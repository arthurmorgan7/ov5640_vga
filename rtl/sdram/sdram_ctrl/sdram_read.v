==> flow/design.v <==
module sdram_read
(
input wire sys_clk ,  
input wire sys_rst_n ,  
input wire init_end ,  
input wire rd_en ,  
input wire [23:0] rd_addr ,  
input wire [15:0] rd_data ,  
input wire [9:0] rd_burst_len ,  
output wire rd_ack ,  
output wire rd_end ,  
output reg [3:0] read_cmd ,  
output reg [1:0] read_ba ,  
output reg [12:0] read_addr ,  
output wire [15:0] rd_sdram_data  
);
parameter TRCD_CLK = 10'd2 ,     
          TCL_CLK = 10'd3 ,      
          TRP_CLK = 10'd2 ;      
parameter RD_IDLE = 4'b0000 ,    
          RD_ACTIVE = 4'b0001 ,  
          RD_TRCD = 4'b0011 ,    
          RD_READ = 4'b0010 ,    
          RD_CL = 4'b0100 ,      
          RD_DATA = 4'b0101 ,    
          RD_PRE = 4'b0111 ,     
          RD_TRP = 4'b0110 ,     
          RD_END = 4'b1100 ;     
parameter NOP = 4'b0111 ,        
          ACTIVE = 4'b0011 ,     
          READ = 4'b0101 ,       
          B_STOP = 4'b0110 ,     
          P_CHARGE = 4'b0010 ;   
wire trcd_end ;  
wire trp_end ;  
wire tcl_end ;  
wire tread_end ;  
wire rdburst_end ;  
reg [3:0] read_state ;  
reg [9:0] cnt_clk ;  
reg cnt_clk_rst ;  
reg [15:0] rd_data_reg ;
always@(posedge sys_clk or negedge sys_rst_n)
    if(sys_rst_n == 1'b0)
        rd_data_reg <= 16'd0;
    else
        rd_data_reg <= rd_data;  
assign rd_sdram_data = (rd_ack == 1'b1) ? rd_data_reg : 16'b0;
assign rd_end = (read_state == RD_END) ? 1'b1 : 1'b0;
assign rd_ack = (read_state == RD_DATA) && (cnt_clk >= 10'd1) && (cnt_clk < (rd_burst_len + 2'd1));
always@(posedge sys_clk or negedge sys_rst_n)
    if(sys_rst_n == 1'b0)
        cnt_clk <= 10'd0;
    else if(cnt_clk_rst == 1'b1)
        cnt_clk <= 10'd0;
    else
        cnt_clk <= cnt_clk + 1'b1;
assign trcd_end = ((read_state == RD_TRCD) && (cnt_clk == TRCD_CLK )) ? 1'b1 : 1'b0; 
assign trp_end = ((read_state == RD_TRP ) && (cnt_clk == TRP_CLK )) ? 1'b1 : 1'b0; 
assign tcl_end = ((read_state == RD_CL ) && (cnt_clk == TCL_CLK - 1 )) ? 1'b1 : 1'b0; 
assign tread_end = ((read_state == RD_DATA) && (cnt_clk == rd_burst_len + 2)) ? 1'b1 : 1'b0; 
assign rdburst_end = ((read_state == RD_DATA) && (cnt_clk == rd_burst_len - 4)) ? 1'b1 : 1'b0; 
always@(posedge sys_clk or negedge sys_rst_n)
    if(sys_rst_n == 1'b0)
        read_state <= RD_IDLE;
    else
        case(read_state)
            RD_IDLE:
                if((rd_en ==1'b1) && (init_end == 1'b1))
                    read_state <= RD_ACTIVE;
                else
                    read_state <= RD_IDLE;
            RD_ACTIVE:
                read_state <= RD_TRCD;
            RD_TRCD:
                if(trcd_end == 1'b1)
                    read_state <= RD_READ;
                else
                    read_state <= RD_TRCD;
            RD_READ:
                read_state <= RD_CL;
            RD_CL:
                read_state <= (tcl_end == 1'b1) ? RD_DATA : RD_CL;
            RD_DATA:
                read_state <= (tread_end == 1'b1) ? RD_PRE : RD_DATA;
            RD_PRE:
                read_state <= RD_TRP;
            RD_TRP:
                read_state <= (trp_end == 1'b1) ? RD_END : RD_TRP;
            RD_END:
                read_state <= RD_IDLE;
            default:
                read_state <= RD_IDLE;
        endcase
always@(*)
    begin
        case(read_state)
            RD_IDLE: cnt_clk_rst <= 1'b1;
            RD_TRCD: cnt_clk_rst <= (trcd_end == 1'b1) ? 1'b1 : 1'b0;
            RD_READ: cnt_clk_rst <= 1'b1;
            RD_CL: cnt_clk_rst <= (tcl_end == 1'b1) ? 1'b1 : 1'b0;
            RD_DATA: cnt_clk_rst <= (tread_end == 1'b1) ? 1'b1 : 1'b0;
            RD_TRP: cnt_clk_rst <= (trp_end == 1'b1) ? 1'b1 : 1'b0;
            RD_END: cnt_clk_rst <= 1'b1;
            default: cnt_clk_rst <= 1'b0;
        endcase
    end
always@(posedge sys_clk or negedge sys_rst_n)
    if(sys_rst_n == 1'b0)
        begin
            read_cmd <= NOP;     
            read_ba <= 2'b11;    
            read_addr <= 13'h1fff;   
        end
    else
        case(read_state)
        RD_IDLE,RD_TRCD,RD_TRP:
            begin
                read_cmd <= NOP;     
                read_ba <= 2'b11;   
                read_addr <= 13'h1fff;
            end
        RD_ACTIVE:  
            begin
                read_cmd <= ACTIVE;          
                read_ba <= rd_addr[23:22];   
                read_addr <= rd_addr[21:9];  
            end
        RD_READ:  
            begin
                read_cmd <= READ;                    
                read_ba <= rd_addr[23:22];           
                read_addr <= {4'b0000,rd_addr[8:0]}; 
            end
        RD_DATA:  
            begin
                if(rdburst_end == 1'b1)      
                    read_cmd <= B_STOP;      
                else
                    begin
                    read_cmd <= NOP;         
                    read_ba <= 2'b11;
                    read_addr <= 13'h1fff;
                    end
            end
        RD_PRE:  
            begin
            read_cmd <= P_CHARGE;        
            read_ba <= rd_addr[23:22];
            read_addr <= 13'h0400;       
            end
        RD_END:
            begin
            read_cmd <= NOP;
            read_ba <= 2'b11;
            read_addr <= 13'h1fff;
            end
        default:
            begin
            read_cmd <= NOP;
            read_ba <= 2'b11;
            read_addr <= 13'h1fff;
            end
        endcase
endmodule
# From RTL to reports: sdram_read
# What the tools print for sdram_read, step after step.
# Line numbers count from 1 in the design file above.
# Cell names lack the library's common part.
# A cell with - has no value.
dict set report setup {
  top {sdram_read}
  clk_port {sys_clk}
  cell_library {sky130hd}
  pvt_corner {tt_025C_1v80}
}

# Word-level counts
# Yosys after proc, flatten, opt, wreduce and memory -nomap, before mapping. Memory bits, and registers merged into a memory's read port (data or address), are not among the register bits. Print and check cells are not counted.
dict set report classes {
  add_sub_neg 4
  n_mul 0
  div_mod_pow 0
  cmp 2
  equal 12
  n_shift 0
  n_mux 25
  logic 0
  reduce_and_logical 11
}
# cell count
set ops {}
lappend ops {{13-bit parallel mux with 4-bit select} 1}
lappend ops {{10-bit by 32-bit equality test with 1-bit output} 1}
lappend ops {{4-bit parallel mux with 8-bit select} 1}
lappend ops {{10-bit by 1-bit adder with 10-bit output with constant B} 2}
lappend ops {{4-bit by 3-bit equality test with 1-bit output with constant B} 4}
lappend ops {{4-bit parallel mux with 4-bit select} 1}
lappend ops {{16-bit 2-to-1 mux} 1}
lappend ops {{1-bit 2-to-1 mux} 14}
lappend ops {{13-bit 2-to-1 mux} 1}
lappend ops {{10-bit by 11-bit equality test with 1-bit output} 1}
lappend ops {{10-bit by 2-bit adder with 11-bit output with constant B} 1}
lappend ops {{10-bit by 3-bit subtractor with 11-bit output with constant B} 1}
lappend ops {{10-bit by 1-bit >= comparator with 1-bit output with constant B} 1}
lappend ops {{10-bit < comparator} 1}
lappend ops {{10-bit by 2-bit equality test with 1-bit output with constant B} 1}
lappend ops {{10-bit 2-to-1 mux} 1}
lappend ops {{1-bit logical AND} 8}
lappend ops {{4-bit by 2-bit equality test with 1-bit output with constant B} 2}
lappend ops {{3-bit OR reduction} 2}
lappend ops {{1-bit parallel mux with 5-bit select} 1}
lappend ops {{4-bit by 1-bit equality test with 1-bit output with constant B} 1}
lappend ops {{4-bit equality test with constant B} 1}
lappend ops {{4-bit zero test} 1}
lappend ops {{2-bit parallel mux with 2-bit select} 1}
lappend ops {{4-bit 2-to-1 mux} 1}
lappend ops {{2-bit 2-to-1 mux} 2}
lappend ops {{2-bit != test with constant B} 1}
dict set report word_totals {
  regBits 49
  latchBits 0
  mem_bits_rw 0
  rom_bits 0
  clocked_rd_ports_x_width 0
  memories 0
  input_bits 54
  out_inout_bits 37
  elab_cells 60
}

# Logic depth
# Depth = most cells in a row (Yosys ltp): at word level without a register or memory, in the mapped netlist without a sequential cell, where the memories' decode and read muxes count.
dict set report depth {
  depth_word 7
  ABC_AREA 0
  ltp_mapped 11
  ltp_nobuf 10
}

# Mapped cells and area
# The flow's flattened synthesis, as Yosys stat reports it; memories are mapped. The netlist is that of the ABC_AREA named above (0 if unset); the other value can give another one.
# Totals and module areas in this step are rounded.
dict set report mapped {
  cell_count 313
  area_um2 3100
  seq_area_um2 1400
  ff_cells 53
}
# type count area_total_um2
set by_type {}
lappend by_type {dfrtp_1 34 850.816}
lappend by_type {dfstp_2 19 499.229}
lappend by_type {ha_1 19 237.728}
lappend by_type {xor2_1 17 148.893}
lappend by_type {nor2_1 35 131.376}
lappend by_type {xnor2_1 15 131.376}
lappend by_type {nand2_1 27 101.347}
lappend by_type {a221o_1 9 90.086}
lappend by_type {mux2_2 6 67.565}
lappend by_type {inv_1 16 60.058}
lappend by_type {mux2_4 4 60.058}
lappend by_type {mux2i_1 5 50.048}
lappend by_type {nand3_1 10 50.048}
lappend by_type {nor3_1 10 50.048}
lappend by_type {nand4_1 7 43.792}
lappend by_type {a21o_1 4 30.029}
lappend by_type {a21oi_1 6 30.029}
lappend by_type {buf_2 6 30.029}
# Not listed: further types 34, cells in them 64.

# Worst setup path after synthesis
# Path of least setup slack by OpenSTA after synthesis, without wires, with an ideal clock, recovery checks aside; 20% of the period is set as input and as output delay. Where synthesis merged equal registers, the netlist keeps one of their names.
dict set report synth_path {
  kind {in2out}
  from {input port rd_burst_len[1]}
  to {output port rd_sdram_data[10]}
  clock_period_ps 3300
  in_delay_ps 660
  out_delay_ps 660
  arrival_ps 2666
  required_ps 2640
  setup_slack_ps -26
  delay_ps 2006
  driving_pins 11
  path_buffers 1
  synth_period_reached_ps 3326
}
# "delay_ps" is the arrival time less input delay plus setup time.
# A path that ends at an output port has no setup time.
# "driving_pins" counts driving pins, that of a launching flip-flop among them; a cell with two outputs on the path counts twice.
# "synth_period_reached_ps" = period - worst setup slack (recovery checks aside). The figure is calculated, with input and output delays left at 20% of the set period.
# Between the ends stands the longest chain of elaborated cells between them, by number of cells; it is not shown to be the way that was timed. Of several equally long chains one is given.
# Each line given opens the expression or statement behind the cell; cells for indexed reads and writes are added by Yosys, which also makes memories of some case tables.
dict set report synth_via {
  path_cell_list {ha_1 nand3_1 nor3_1 xnor2_1 ha_1 o21ai_0 a21oi_1 nand3_1 a21oi_1 clkbuf_1 nor2_1}
  elab_chain_len 4
  cells_between 4
  lines_between 2
  classes_between {add/sub (1); compare (1); mux (1); reduce/logical (1)}
}
# item line_no
set synth_lines {}
lappend synth_lines {{from (decl)} 9} ;# input wire [9:0] rd_burst_len ,
lappend synth_lines {{10-bit by 1-bit adder with 10-bit output} 50} ;# assign rd_ack = (read_state == RD_DATA) && (cnt_clk >= 10'd1) && (cnt_clk < (rd_burst_len + 2'd1));
lappend synth_lines {{10-bit < comparator} 50}
lappend synth_lines {{1-bit logical AND} 50}
lappend synth_lines {{16-bit 2-to-1 mux} 48} ;# assign rd_sdram_data = (rd_ack == 1'b1) ? rd_data_reg : 16'b0;
lappend synth_lines {{to (decl)} 15} ;# output wire [15:0] rd_sdram_data

# Worst path after layout
# From the final timing report of entry A: the path of least setup slack in the routed layout; clock arrival at registers is part of the times.
# The report prints the path's times to 10 ps; the period is as set.
dict set report layout_path {
  kind {in2out}
  from {input port rd_burst_len[7]}
  to {output port rd_ack}
  clock_period_ps 2730
  in_delay_ps 550
  out_delay_ps 550
  arrival_ps 2740
  required_ps 2180
  setup_slack_ps -560
  driving_pins 11
  path_buffers 4
}
# Between the ends stands the longest chain of elaborated cells between them, by number of cells; it is not shown to be the way that was timed. Of several equally long chains one is given.
dict set report layout_via {
  path_cell_list {clkdlybuf4s50_1 buf_6 xnor2_1 ha_1 a2111oi_2 a21oi_1 nand3_1 a21oi_4 buf_12 nor2b_1 clkdlybuf4s15_2}
  elab_chain_len 3
  cells_between 3
  lines_between 1
  classes_between {add/sub (1); compare (1); reduce/logical (1)}
}
# item line_no
set layout_lines {}
lappend layout_lines {{from (decl)} 9} ;# input wire [9:0] rd_burst_len ,
lappend layout_lines {{10-bit by 1-bit adder with 10-bit output} 50} ;# assign rd_ack = (read_state == RD_DATA) && (cnt_clk >= 10'd1) && (cnt_clk < (rd_burst_len + 2'd1));
lappend layout_lines {{10-bit < comparator} 50}
lappend layout_lines {{1-bit logical AND} 50}
lappend layout_lines {{to (decl)} 10} ;# output wire rd_ack ,

Appendix: measured runs

Design sdram_read on sky130hd. What follows are 2 stored runs of the flow, each under its own settings; their order means nothing. The constraints put input and output delay at 20% of the set period each and load the outputs with 0.01 pF.
By "clock_period_reached_ps" is meant the clock period of the run minus its worst setup slack. This is arithmetic on one report: input and output delays are still those of the set period (20% each).
By "critical_path_time_ps" is meant the share of the clock period that the worst setup path is allowed (20% is reserved at inputs, 20% at outputs), minus its slack. Clock arrival times at its registers enter into it.
"critical_path_time_ps" is given in steps of 10 ps.
The measured numbers are rounded.

# entry A
==> flow/run.sh <==
#!/bin/bash
# the make line also repeats the synthesis and layout settings of config.mk as NAME=value (left out here)
make -C /OpenROAD-flow-scripts/flow DESIGN_CONFIG=/design/flow/config.mk WORK_HOME=/design/flow/orfs CLKGATE_MAP_FILE= finish
==> flow/config.mk <==
export PLATFORM = sky130hd
export DESIGN_NAME = sdram_read
export DESIGN_NICKNAME = sdram_read
export VERILOG_FILES = /design/flow/design.v
export SDC_FILE = /design/flow/constraint.sdc
export NUM_CORES = 4
export LEC_CHECK = 0
export ABC_AREA = 0
export CAP_MARGIN = 20
export CELL_PAD_IN_SITES_GLOBAL_PLACEMENT = 0
export CORE_MARGIN = 2
export CORE_UTILIZATION = 44
export CTS_CLUSTER_DIAMETER = 258
export CTS_CLUSTER_SIZE = 99
export GPL_ROUTABILITY_DRIVEN = 0
export MAX_ROUTING_LAYER = met4
export PLACE_DENSITY_LB_ADDON = 0.19
export SETUP_SLACK_MARGIN = -0.21
export SLEW_MARGIN = 20
==> flow/constraint.sdc <==
create_clock -name core_clock -period 2.73 [get_ports {sys_clk}]
set_input_delay 0.5460 -clock core_clock [delete_from_list [all_inputs] [get_ports {sys_clk}]]
set_output_delay 0.5460 -clock core_clock [all_outputs]
set_load 0.01 [all_outputs]

==> entry A: results <==
layout_stdcell_area_um2=4700
total_negative_slack_ps=-9000
critical_path_time_ps=2190
critical_path_type="in2out"
die_footprint_um2=7800
yosys.chip_area_um2=3100
clock_period_reached_ps=3287
timing.setup.ws_ps=-560
fin_util_pct=68

# entry B
==> flow/run.sh <==
#!/bin/bash
# the make line also repeats the synthesis and layout settings of config.mk as NAME=value (left out here)
make -C /OpenROAD-flow-scripts/flow DESIGN_CONFIG=/design/flow/config.mk WORK_HOME=/design/flow/orfs CLKGATE_MAP_FILE= finish
==> flow/config.mk <==
export PLATFORM = sky130hd
export DESIGN_NAME = sdram_read
export DESIGN_NICKNAME = sdram_read
export VERILOG_FILES = /design/flow/design.v
export SDC_FILE = /design/flow/constraint.sdc
export NUM_CORES = 4
export LEC_CHECK = 0
export ABC_AREA = 0
export CAP_MARGIN = 20
export CORE_ASPECT_RATIO = 1.35
export CORE_MARGIN = 5
export CORE_UTILIZATION = 56
export GPL_TIMING_DRIVEN = 0
export MAX_ROUTING_LAYER = met5
export MIN_ROUTING_LAYER = met1
export PLACE_DENSITY_LB_ADDON = 0.23
export SETUP_SLACK_MARGIN = 0.06
export SLEW_MARGIN = 30
export TNS_END_PERCENT = 95
==> flow/constraint.sdc <==
create_clock -name core_clock -period 5.33 [get_ports {sys_clk}]
set_input_delay 1.0660 -clock core_clock [delete_from_list [all_inputs] [get_ports {sys_clk}]]
set_output_delay 1.0660 -clock core_clock [all_outputs]
set_load 0.01 [all_outputs]

==> entry B: results <==
layout_stdcell_area_um2=4200
total_negative_slack_ps=0
critical_path_time_ps=3040
critical_path_type="in2out"
die_footprint_um2=7200
yosys.chip_area_um2=3100
clock_period_reached_ps=5175
timing.setup.ws_ps=150
fin_util_pct=78
